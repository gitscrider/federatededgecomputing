==> flow/design.v <==
module input_layer #(
    parameter NUM_NEURONS = 4
) (
    input clock,
    input [(32*NUM_NEURONS)-1:0] input_layer,
    input layer_enable,
    output [(32*NUM_NEURONS)-1:0] output_layer
);
    input_neuron n0 (
        .inputdata(input_layer[31:0]),
        .clock(clock),
        .neuron_enable(layer_enable),
        .outputdata(output_layer[31:0]) 
    );
    input_neuron n1 (
        .inputdata(input_layer[63:32]),
        .clock(clock),
        .neuron_enable(layer_enable),
        .outputdata(output_layer[63:32]) 
    );
    input_neuron n2 (
        .inputdata(input_layer[95:64]),
        .clock(clock),
        .neuron_enable(layer_enable),
        .outputdata(output_layer[95:64]) 
    );
    input_neuron n3 (
        .inputdata(input_layer[127:96]),
        .clock(clock),
        .neuron_enable(layer_enable),
        .outputdata(output_layer[127:96])
    );
endmodule
module hidden_layer #(
    parameter NUM_NEURONS = 4
) (
    input clock,
    input layer_enable,
    input [31:0] alpha,
    input [(32*NUM_NEURONS)-1:0] input_layer,
    input [$clog2(NUM_NEURONS)-1:0] weight_memory_address,
    input [1:0] layer_state,
    input [(32*NUM_NEURONS)-1:0] deltafunctions_value, 
    output [(32*NUM_NEURONS)-1:0] neurons_weight,
    output [(32*NUM_NEURONS)-1:0] output_layer
);
    hidden_neuron #(
        .NUM_INPUTS(4)
    ) n0 (
        .clock(clock),
        .neuron_enable(layer_enable),
        .inputdata(input_layer),
        .alpha(alpha),
        .deltafunction_value(deltafunctions_value[31:0]),
        .weight_memory_address(weight_memory_address),
        .neuron_state(layer_state),
        .weight(neurons_weight[31:0]),
        .a(output_layer[31:0])
    );
    hidden_neuron #(
        .NUM_INPUTS(4)
    ) n1 (
        .clock(clock),
        .neuron_enable(layer_enable),
        .inputdata(input_layer),
        .alpha(alpha),
        .deltafunction_value(deltafunctions_value[63:32]),
        .weight_memory_address(weight_memory_address),
        .neuron_state(layer_state),
        .weight(neurons_weight[63:32]),
        .a(output_layer[63:32])
    );
    hidden_neuron #(
        .NUM_INPUTS(4)
    ) n2 (
        .clock(clock),
        .neuron_enable(layer_enable),
        .inputdata(input_layer),
        .alpha(alpha),
        .deltafunction_value(deltafunctions_value[95:64]),
        .weight_memory_address(weight_memory_address),
        .neuron_state(layer_state),
        .weight(neurons_weight[95:64]),
        .a(output_layer[95:64])
    );
endmodule
module output_softmax_layer #(
    parameter NUM_NEURONS = 4
)(
    input clock,
    input layer_enable,
    input [31:0] alpha,
    input [(32*NUM_NEURONS)-1:0] input_layer,
    input [$clog2(NUM_NEURONS)-1:0] weight_memory_address,
    input [(32*NUM_NEURONS)-1:0] deltafunctions_value, 
    input [1:0] layer_state,
    output [(32*NUM_NEURONS)-1:0] neurons_weight,
    output [(32*NUM_NEURONS)-1:0] output_layer
);
    wire [31:0] ss_n, ns1_ss,ns2_ss,ns3_ss;
    softmax_sum #(.NUM_INPUTS(4)) ss (
        .input_data({ns3_ss,ns2_ss,ns1_ss,32'h00000000}),
        .output_data(ss_n)
    );
    softmax_neuron #(.NUM_INPUTS(4)) sn1 (
        .clock(clock),
        .neuron_enable(layer_enable),
        .alpha(alpha),
        .inputdata(input_layer),
        .exp_sum(ss_n),
        .deltafunction_value(deltafunctions_value[31:0]),
        .weight_memory_address(weight_memory_address),
        .neuron_state(layer_state),
        .exp(ns1_ss), 
        .weight(neurons_weight[31:0]),
        .a(output_layer[31:0])
    );
    softmax_neuron #(.NUM_INPUTS(4)) sn2 (
        .clock(clock),
        .neuron_enable(layer_enable),
        .alpha(alpha),
        .inputdata(input_layer),
        .exp_sum(ss_n),
        .deltafunction_value(deltafunctions_value[63:32]),
        .weight_memory_address(weight_memory_address),
        .neuron_state(layer_state),
        .exp(ns2_ss), 
        .weight(neurons_weight[63:32]),
        .a(output_layer[63:32])
    );
        softmax_neuron #(.NUM_INPUTS(4)) sn3 (
        .clock(clock),
        .neuron_enable(layer_enable),
        .alpha(alpha),
        .inputdata(input_layer),
        .exp_sum(ss_n),
        .deltafunction_value(deltafunctions_value[95:64]),
        .weight_memory_address(weight_memory_address),
        .neuron_state(layer_state),
        .exp(ns3_ss), 
        .weight(neurons_weight[95:64]),
        .a(output_layer[95:64])
    );
endmodule
module layer_control #(parameter 
    MAX_NUM_NEURONS = 4,
    NUM_LAYERS = 4
) (
    input clock,
    input [(32*MAX_NUM_NEURONS)-1:0] neurons_weight,
    input [(32*MAX_NUM_NEURONS)-1:0] output_sofmax_layer,
    output reg [$clog2(MAX_NUM_NEURONS)-1:0] weight_memory_address,
    output reg [1:0] layer_state,
    output reg [NUM_LAYERS-1:0] enable_layers,
    output reg [(32*MAX_NUM_NEURONS)-1:0] deltafunction
);
endmodule
module relu (
    input [31:0] Z,
    output reg [31:0] a
);
    initial begin
        a = 32'b0;
    end 
    always @(*) begin
        if(Z[31]) begin
            a = 32'b0;
        end else begin
            a = Z;
        end
end
endmodule
module Z #(parameter NUM_INPUTS = 4) (
    input clock,
    input reset,
    input enable,
    input [31:0] neuron_input, 
    input [31:0] weight,
    input [31:0] bias,
    output reg [31:0] result
);
    reg [31:0] Z;
    reg [31:0] index;
    wire [31:0] M1_A1, A1_Z, A2_OUT;
    ieee754_multiplier M1 (
        .A(weight),
        .B(neuron_input),
        .result(M1_A1)
    );
    ieee754_adder #(32) A1 (
        .A(Z),
        .B(M1_A1),
        .result(A1_Z)
    );
    ieee754_adder #(32) A2 (
        .A(Z),
        .B(bias),
        .result(A2_OUT)
    );
    initial begin 
        Z = 0;
        index = 0;
    end
    always @(posedge clock) begin
        if (reset) begin
            Z = 0;
            index = 0;
            result = 0;
        end else if (enable) begin
            if (index < NUM_INPUTS) begin
                Z = A1_Z;   
                $display("Index: %d | M1_A1 = %h | A1_Z = %h | Z = %h | A2_OUT = %h", index, M1_A1, A1_Z, Z, A2_OUT);
                index = index + 1; 
            end else if (index == NUM_INPUTS) begin
                result = A2_OUT;
                $display("Index: %d | Final Z = %h | Bias = %h | result = %h", index, Z, bias, result);
                Z = 0;             
                index = 0;
            end
        end
    end
endmodule
module input_neuron (
    input clock,
    input neuron_enable,
    input [31:0] inputdata,
    output reg [31:0] outputdata 
);
    initial begin
        outputdata=0;
    end
    always @(posedge clock) begin
        if(neuron_enable) begin
            outputdata = inputdata;
        end
    end
endmodule
module hidden_neuron #(parameter NUM_INPUTS = 4) (
    input clock,
    input neuron_enable,
    input [(32*NUM_INPUTS)-1:0] inputdata,
    input [31:0] alpha,
    input [31:0] deltafunction_value,
    input [$clog2(NUM_INPUTS)-1:0] weight_memory_address,
    input [1:0] neuron_state,
    output reg [31:0] weight,
    output reg [31:0] a
);
    integer z_counter,clk;
    wire [31:0] MUX_OUT, MEM_OUT, Z_RELU, RELU_OUT;
    wire [31:0] M1_M2, M2_A1, A1_MEM;
    reg [1:0] neuron_feedfoward_state, neuron_deltafunction_state, neuron_backpropagation_state;
    reg write_enable;
    reg enable_Z; 
    reg [31:0] bias;
    reg [$clog2(NUM_INPUTS)-1:0] data_counter;
    multiplexer_parametrized #(
        .NUM_INPUTS(NUM_INPUTS),
        .DATA_WIDTH(32)
    ) mux (
        .in(inputdata),
        .sel(data_counter),
        .out(MUX_OUT)
    );
    memory_parametrized #(
        .WORDS(NUM_INPUTS)
    ) mem (
        .clock(clock),
        .write_enable(write_enable),
        .write_data(A1_MEM),
        .address(data_counter),
        .read_data(MEM_OUT)
    );
    Z #(
        .NUM_INPUTS(NUM_INPUTS)
    ) Z (
        .clock(clock),
        .reset(1'b0),  
        .enable(enable_Z), 
        .neuron_input(MUX_OUT),
        .weight(MEM_OUT),
        .bias(bias),
        .result(Z_RELU)
    );
    relu relu(
        .Z(Z_RELU),
        .a(RELU_OUT)
    );
    ieee754_multiplier M1 (
        .A(alpha),
        .B(MUX_OUT),
        .result(M1_M2)
    );
    ieee754_multiplier M2 (
        .A(M1_M2),          
        .B(deltafunction_value),
        .result(M2_A1)
    );
    ieee754_adder #(32) A1 (
        .A(MEM_OUT),
        .B(M2_A1),
        .result(A1_MEM)
    );
    initial begin
        bias = 0;
        weight = 0;
        write_enable = 0;
        neuron_feedfoward_state = 0;
        neuron_deltafunction_state=0;
        neuron_backpropagation_state=0;
        enable_Z = 0; 
    end
    always @(posedge clock) begin
        if(neuron_enable) begin
                case (neuron_state)
                    2'b00: begin  
                        case (neuron_feedfoward_state)
                            2'b00: begin
                                $display("State 0: Initializing...");
                                $display("State: %d | MUX_OUT = %h | MEM_OUT = %h | Z_RELU = %h | RELU_OUT = %h",
                                        neuron_feedfoward_state, MUX_OUT, MEM_OUT, Z_RELU, RELU_OUT);
                                neuron_feedfoward_state = 2'b01;
                                data_counter = 0;
                                z_counter = 0;            
                            end
                            2'b01: begin
                                $display("State: %d | MUX_OUT = %h | MEM_OUT = %h | Z_RELU = %h | RELU_OUT = %h",
                                        neuron_feedfoward_state, MUX_OUT, MEM_OUT, Z_RELU, RELU_OUT);
                                enable_Z = 1;  
                                neuron_feedfoward_state = 2'b10;
                            end
                            2'b10: begin
                                $display("State: %d | zcounter %d | MUX_OUT = %h | MEM_OUT = %h | Z_RELU = %h | RELU_OUT = %h",
                                        neuron_feedfoward_state, z_counter, MUX_OUT, MEM_OUT, Z_RELU, RELU_OUT);
                                if (z_counter <= NUM_INPUTS) begin
                                    z_counter = z_counter + 1;
                                    data_counter = data_counter + 1;
                                end else begin
                                    enable_Z = 0;  
                                    neuron_feedfoward_state = neuron_feedfoward_state + 1;
                                end
                            end
                            2'b11: begin
                                    a = RELU_OUT;
                                    $display("State: %d | RELU_OUT = %h | a = %h ",neuron_feedfoward_state, RELU_OUT, a);
                                    neuron_feedfoward_state = 2'b00;  
                            end
                            default: begin
                                $display("Default: Invalid feedfoward neuron state encountered.");
                                neuron_feedfoward_state = 2'b00;
                            end
                        endcase
                    end
                    2'b01: begin  
                        case (neuron_deltafunction_state)
                            2'b00: begin
                                data_counter = weight_memory_address;
                                neuron_deltafunction_state = 1;
                            end
                            2'b01: begin
                                weight = MEM_OUT;
                                neuron_deltafunction_state= 0;
                            end
                            default: begin
                                $display("Default: Invalid deltafunction neuron state encountered.");
                            end
                        endcase
                    end
                    2'b10: begin  
                        case (neuron_backpropagation_state)
                            2'b00: begin
                                data_counter = weight_memory_address;
                                neuron_backpropagation_state = 1;
                                write_enable = 1;
                            end
                            2'b01: begin
                                weight = MEM_OUT;
                                neuron_backpropagation_state= 0;
                            end
                            default: begin
                                $display("Default: Invalid backpropagation neuron state encountered.");
                            end
                        endcase
                    end
                    2'b11: begin  
                        neuron_feedfoward_state = 0;
                        neuron_deltafunction_state = 0;
                        neuron_backpropagation_state = 0;
                        write_enable = 0;
                    end   
                    default: begin
                        $display("Default: Invalid neuron state encountered.");
                    end
                endcase
        end
    end
endmodule
module softmax_sum #(parameter NUM_INPUTS = 4) (
    input [(32*NUM_INPUTS)-1:0] input_data,
    output reg [31:0] output_data
);
    wire [31:0] A1_A2, A1_A3;
    ieee754_adder #(32) A1 (
        .A(input_data[31:0]),
        .B(input_data[63:32]),
        .result(A1_A2)
    );
        ieee754_adder #(32) A2 (
        .A(A1_A2),
        .B(input_data[95:64]),
        .result(A1_A3)
    );
    initial begin
        output_data = 0;
    end
    always @(*) begin
        output_data = A1_A3;
    end
endmodule
module softmax_neuron #(parameter NUM_INPUTS = 4) (
    input clock,
    input neuron_enable,
    input [31:0] alpha,
    input [(32*NUM_INPUTS)-1:0] inputdata,
    input [31:0] exp_sum,
    input [31:0] deltafunction_value,
    input [$clog2(NUM_INPUTS)-1:0] weight_memory_address,
    input [1:0] neuron_state,
    output[31:0] exp, 
    output reg [31:0] weight,
    output reg [31:0] a
);
    integer z_counter,clk;
    wire [31:0] MUX_OUT, MEM_OUT, Z_E1, E1_D1, D1_OUT;
    wire [31:0] M1_M2, M2_A1, A1_MEM;
    reg [1:0] neuron_feedfoward_state, neuron_deltafunction_state, neuron_backpropagation_state;
    reg write_enable;
    reg enable_Z; 
    reg [31:0] bias;
    reg [$clog2(NUM_INPUTS)-1:0] data_counter;
    multiplexer_parametrized #(
        .NUM_INPUTS(NUM_INPUTS),
        .DATA_WIDTH(32)
    ) mux (
        .in(inputdata),
        .sel(data_counter),
        .out(MUX_OUT)
    );
    memory_parametrized #(
        .WORDS(NUM_INPUTS)
    ) mem (
        .clock(clock),
        .write_enable(write_enable),
        .write_data(A1_MEM),
        .address(data_counter),
        .read_data(MEM_OUT)
    );
    Z #(
        .NUM_INPUTS(NUM_INPUTS)
    ) Z (
        .clock(clock),
        .reset(1'b0),  
        .enable(enable_Z), 
        .neuron_input(MUX_OUT),
        .weight(MEM_OUT),
        .bias(bias),
        .result(Z_E1)
    );
    ieee754_natural_exponential #(.ITER(10)) E1 (
        .clock(clock),
        .A(Z_E1),
        .result(E1_D1)
    );
    reg enable_d1;
    ieee754_divider #(.ITER(4), .USE_ENABLE(0)) D1 (
        .clock(clock),
        .enable(enable_d1),
        .A(E1_D1),
        .B(exp_sum),
        .result(D1_OUT)
    );
    assign exp = E1_D1;
    ieee754_multiplier M1 (
        .A(alpha),
        .B(MUX_OUT),
        .result(M1_M2)
    );
    ieee754_multiplier M2 (
        .A(M1_M2),          
        .B(deltafunction_value),
        .result(M2_A1)
    );
    ieee754_adder #(32) A1 (
        .A(MEM_OUT),
        .B(M2_A1),
        .result(A1_MEM)
    );
    initial begin
        bias = 0;
        weight = 0;
        write_enable = 0;
        neuron_feedfoward_state = 0;
        neuron_deltafunction_state=0;
        neuron_backpropagation_state=0;
        enable_Z = 0; 
    end
    always @(posedge clock) begin
            if(neuron_enable) begin
                case (neuron_state)
                    2'b00: begin  
                        case (neuron_feedfoward_state)
                            2'b00: begin
                                $display("State 0: Initializing...");
                                $display("State: %d | MUX_OUT = %h | MEM_OUT = %h | E1_D1 = %h | D1_OUT = %h",
                                neuron_feedfoward_state, MUX_OUT, MEM_OUT, E1_D1, D1_OUT);
                                neuron_feedfoward_state = 2'b01;
                                data_counter = 0;
                                z_counter = 0;            
                            end
                            2'b01: begin
                                $display("State: %d | MUX_OUT = %h | MEM_OUT = %h | E1_D1 = %h | D1_OUT = %h",
                                neuron_feedfoward_state, MUX_OUT, MEM_OUT, E1_D1, D1_OUT);
                                enable_Z = 1;  
                                neuron_feedfoward_state = 2'b10;
                            end
                            2'b10: begin
                                $display("State: %d | zcounter %d | MUX_OUT = %h | MEM_OUT = %h | E1_D1 = %h | D1_OUT = %h",
                                neuron_feedfoward_state, z_counter, MUX_OUT, MEM_OUT, E1_D1, D1_OUT);
                                if (z_counter <= NUM_INPUTS) begin
                                     z_counter = z_counter + 1;
                                data_counter = data_counter + 1;
                                end else begin
                                    enable_Z = 0;  
                                    neuron_feedfoward_state = neuron_feedfoward_state + 1;
                                end
                            end
                            2'b11: begin
                                a = D1_OUT;
                                $display("State: %d | D1_OUT = %h | a = %h ",neuron_feedfoward_state, D1_OUT, a);
                                neuron_feedfoward_state = 2'b00;  
                            end
                            default: begin
                                $display("Default: Invalid feedfoward neuron state encountered.");
                                neuron_feedfoward_state = 2'b00;
                            end
                        endcase
                    end
                    2'b01: begin  
                        case (neuron_deltafunction_state)
                            2'b00: begin
                                data_counter = weight_memory_address;
                                neuron_deltafunction_state = 1;
                            end
                            2'b01: begin
                                weight = MEM_OUT;
                                neuron_deltafunction_state= 0;
                            end
                            default: begin
                                $display("Default: Invalid deltafunction neuron state encountered.");
                            end
                        endcase
                    end
                    2'b10: begin  
                        case (neuron_backpropagation_state)
                            2'b00: begin
                                data_counter = weight_memory_address;
                                neuron_backpropagation_state = 1;
                                write_enable = 1;
                            end
                            2'b01: begin
                                weight = MEM_OUT;
                                neuron_backpropagation_state= 0;
                            end
                            default: begin
                                $display("Default: Invalid backpropagation neuron state encountered.");
                            end
                        endcase
                    end
                    2'b11: begin  
                        neuron_feedfoward_state = 0;
                        neuron_deltafunction_state = 0;
                        neuron_backpropagation_state = 0;
                        write_enable = 0;
                    end   
                    default: begin
                        $display("Default: Invalid neuron state encountered.");
                    end
                endcase
            end
        end
endmodule
== From RTL to reports: input_layer ==
The steps from the RTL of input_layer to its reports follow in flow order.
Lines are those of the file above, counted from 1.
Operators: Yosys type, input widths -> output width; for muxes data width and select width s.
Library cell names are shortened.
A cell with n/a has no value.

* Top module: input_layer
* Clock: clock
* Cell library: sky130hd
* Timing corner: tt_025C_1v80

== Word level ==
Yosys after proc, flatten, opt, wreduce and memory -nomap, before mapping. Enables and synchronous resets that opt folds into registers are not counted as muxes. Memory bits, and registers merged into a memory's read port (data or address), are not among the register bits. Print and check cells are not counted. Equal cells are merged and count once.

* Flip-flop bits (word level): 128
* Bits in latches: 0
* Memory bits (writable): 0
* ROM bits: 0
* Clocked read ports x word width: 0
* Memories: 0
* Input port bits: 130
* Output and inout port bits: 128
* Elaborated cells: 4

* $add $sub $neg: 0
* Multiply operators: 0
* Div/mod/pow operators: 0
* Order comparisons: 0
* Equality and inequality tests: 0
* Shifts and indexed selects: 0
* Mux-type cells: 0
* Bitwise operators: 0
* Reductions and logical operators: 0

== Depth ==
Yosys ltp: most cells in a row. Word level: on the elaborated netlist, between registers, memories and ports. Mapped: between sequential cells and ports; inverters and the memories' decode and read muxes count.

* Word-level depth: 0
* ABC_AREA: 0
* Depth in mapped cells: 0
* Mapped depth without buffers: 0

== Synthesis result ==
Source: synth_stat.txt of the flow (Yosys; design flattened, memories mapped). It holds for the ABC_AREA given above (unset counts as 0); a run with the other value may have another netlist.

{| class="wikitable"
|+ Cell types
! cell !! number !! area in all (sq um)
|-
| edfxtp_1 || 128 || 3.84E+03
|}

* Mapped cells: 128
* Chip area (Yosys): 0.0038437 sq mm
* Sequential part of the area: 0.0038437 sq mm
* Flip-flop cells: 128
* Buffers: 0

The figures by module come from a second, unflattened synthesis with its own total; it is not the netlist above.

* Cell total of the unflattened synthesis: 128
* Area (unflattened synthesis): 0.0038437 sq mm

Each row is one instance without its submodules.

{| class="wikitable"
|+ Modules
! module !! instances !! cells !! area (sq mm) !! seq. area (sq mm)
|-
| input_neuron || 4 || 32 || 0.0009609 || 0.0009609
|-
| input_layer || 1 || 0 || 0 || 0
|}

== Timing after synthesis ==
Source: OpenSTA report_checks on the synthesized netlist (no wires, ideal clock, input and output delay 20% of the period each), path of least setup slack; recovery checks are left aside. Register names are those of the netlist, which keeps one name where synthesis merged equal registers.

* Path type: reg2out
* Start point: register n0.outputdata[0]
* End point: output output_layer[0]
* Clock period: 1.08 ns
* Output delay: 0.216 ns
* Launch time at the first pin: 0.000 ns
* Data arrival time: 0.394 ns
* Data required time: 0.864 ns
* Setup slack: 0.470 ns
* Path delay: 0.394 ns
* Stages: 1
* Buffers on the path: 0
* Synthesis period reached: 0.61 ns

"path delay" is the arrival time less input delay plus setup time.
A path that ends at an output port has no setup time.
"stages": output pins that drive a net of the path, with the launching flip-flop's if there is one; two outputs of one cell count as two.
"synthesis period reached" = period - worst setup slack (recovery checks aside). The figure is calculated, with input and output delays left at 20% of the set period.

* Path through: edfxtp_1
* Length of the longest elaborated chain: 0
* Elaborated cells on any way between the ends: 0
* RTL lines with such cells: 0

{| class="wikitable"
|+ RTL lines, path post-synthesis
! element !! line !! source
|-
| start, declared || 227 || <nowiki>output reg [31:0] outputdata</nowiki>
|-
| start, assigned || 234 || <nowiki>outputdata = inputdata;</nowiki>
|-
| end, declared || 7 || <nowiki>output [(32*NUM_NEURONS)-1:0] output_layer</nowiki>
|}

== Path in the finished layout ==
From the final timing report of job 1: the path of least setup slack in the routed layout; clock arrival at registers is part of the times.

* Path type: reg2out
* Start point: register n1.outputdata[18]
* End point: output output_layer[50]
* Clock period: 0.351 ns
* Output delay: 0.07 ns
* Launch time at the first pin: 0.49 ns
* Data arrival time: 1.04 ns
* Data required time: 0.28 ns
* Setup slack: -0.75 ns
* Stages: 2
* Buffers on the path: 1

* Path through: edfxtp_1 > buf_2
* Length of the longest elaborated chain: 0
* Elaborated cells on any way between the ends: 0
* RTL lines with such cells: 0

{| class="wikitable"
|+ RTL lines, path post-layout
! element !! line !! source
|-
| start, declared || 227 || <nowiki>output reg [31:0] outputdata</nowiki>
|-
| start, assigned || 234 || <nowiki>outputdata = inputdata;</nowiki>
|-
| end, declared || 7 || <nowiki>output [(32*NUM_NEURONS)-1:0] output_layer</nowiki>
|}

Ticket comment

input_layer through Yosys and OpenROAD on sky130hd: 2 stored runs, unordered, with their settings and measured results. The constraints put input and output delay at 20% of the set period each and load the outputs with 0.01 pF.
By "clock period reached" is meant the clock period of the run minus its worst setup slack. This is arithmetic on one report: input and output delays are still those of the set period (20% each).
"power": no workload was simulated; the value follows from the tool's default switching activity.

=== Job 1 ===
{| class="wikitable"
! Setting !! Value
|-
| period_ns || 0.351
|-
| CORE_UTILIZATION || 40
|-
| PLACE_DENSITY_LB_ADDON || 0.02
|-
| TNS_END_PERCENT || 5
|-
| ABC_AREA || 0
|-
| GPL_ROUTABILITY_DRIVEN || 1
|-
| CTS_CLUSTER_SIZE || 10
|-
| SLEW_MARGIN || 30
|-
| MIN_ROUTING_LAYER || met1
|-
| MAX_ROUTING_LAYER || met5
|-
| CAP_MARGIN || 20
|-
| CORE_MARGIN || 2
|-
! Result !! Value
|-
| Netlist area reported by Yosys || 0.0038437 sq mm
|-
| Total die area || 0.0104091 sq mm
|-
| Standard-cell area of the final layout || 0.0065851 sq mm
|-
| Post-layout utilization || 70.9%
|-
| Smallest setup slack || -0.755 ns
|-
| Summed negative setup slack || -91.706 ns
|-
| Worst hold slack in the final report || 0.050 ns
|-
| Power || 0.038705 W
|-
| Clock period reached || 1.106 ns
|}

=== Job 2 ===
{| class="wikitable"
! Setting !! Value
|-
| period_ns || 0.342
|-
| CORE_UTILIZATION || 55
|-
| CORE_ASPECT_RATIO || 1.63
|-
| CELL_PAD_IN_SITES_DETAIL_PLACEMENT || 2
|-
| CTS_CLUSTER_DIAMETER || 296
|-
| MAX_ROUTING_LAYER || met4
|-
| CAP_MARGIN || 20
|-
| CORE_MARGIN || 2
|-
| SLEW_MARGIN || 20
|}
Stopped before the end: placement reported a tool error.
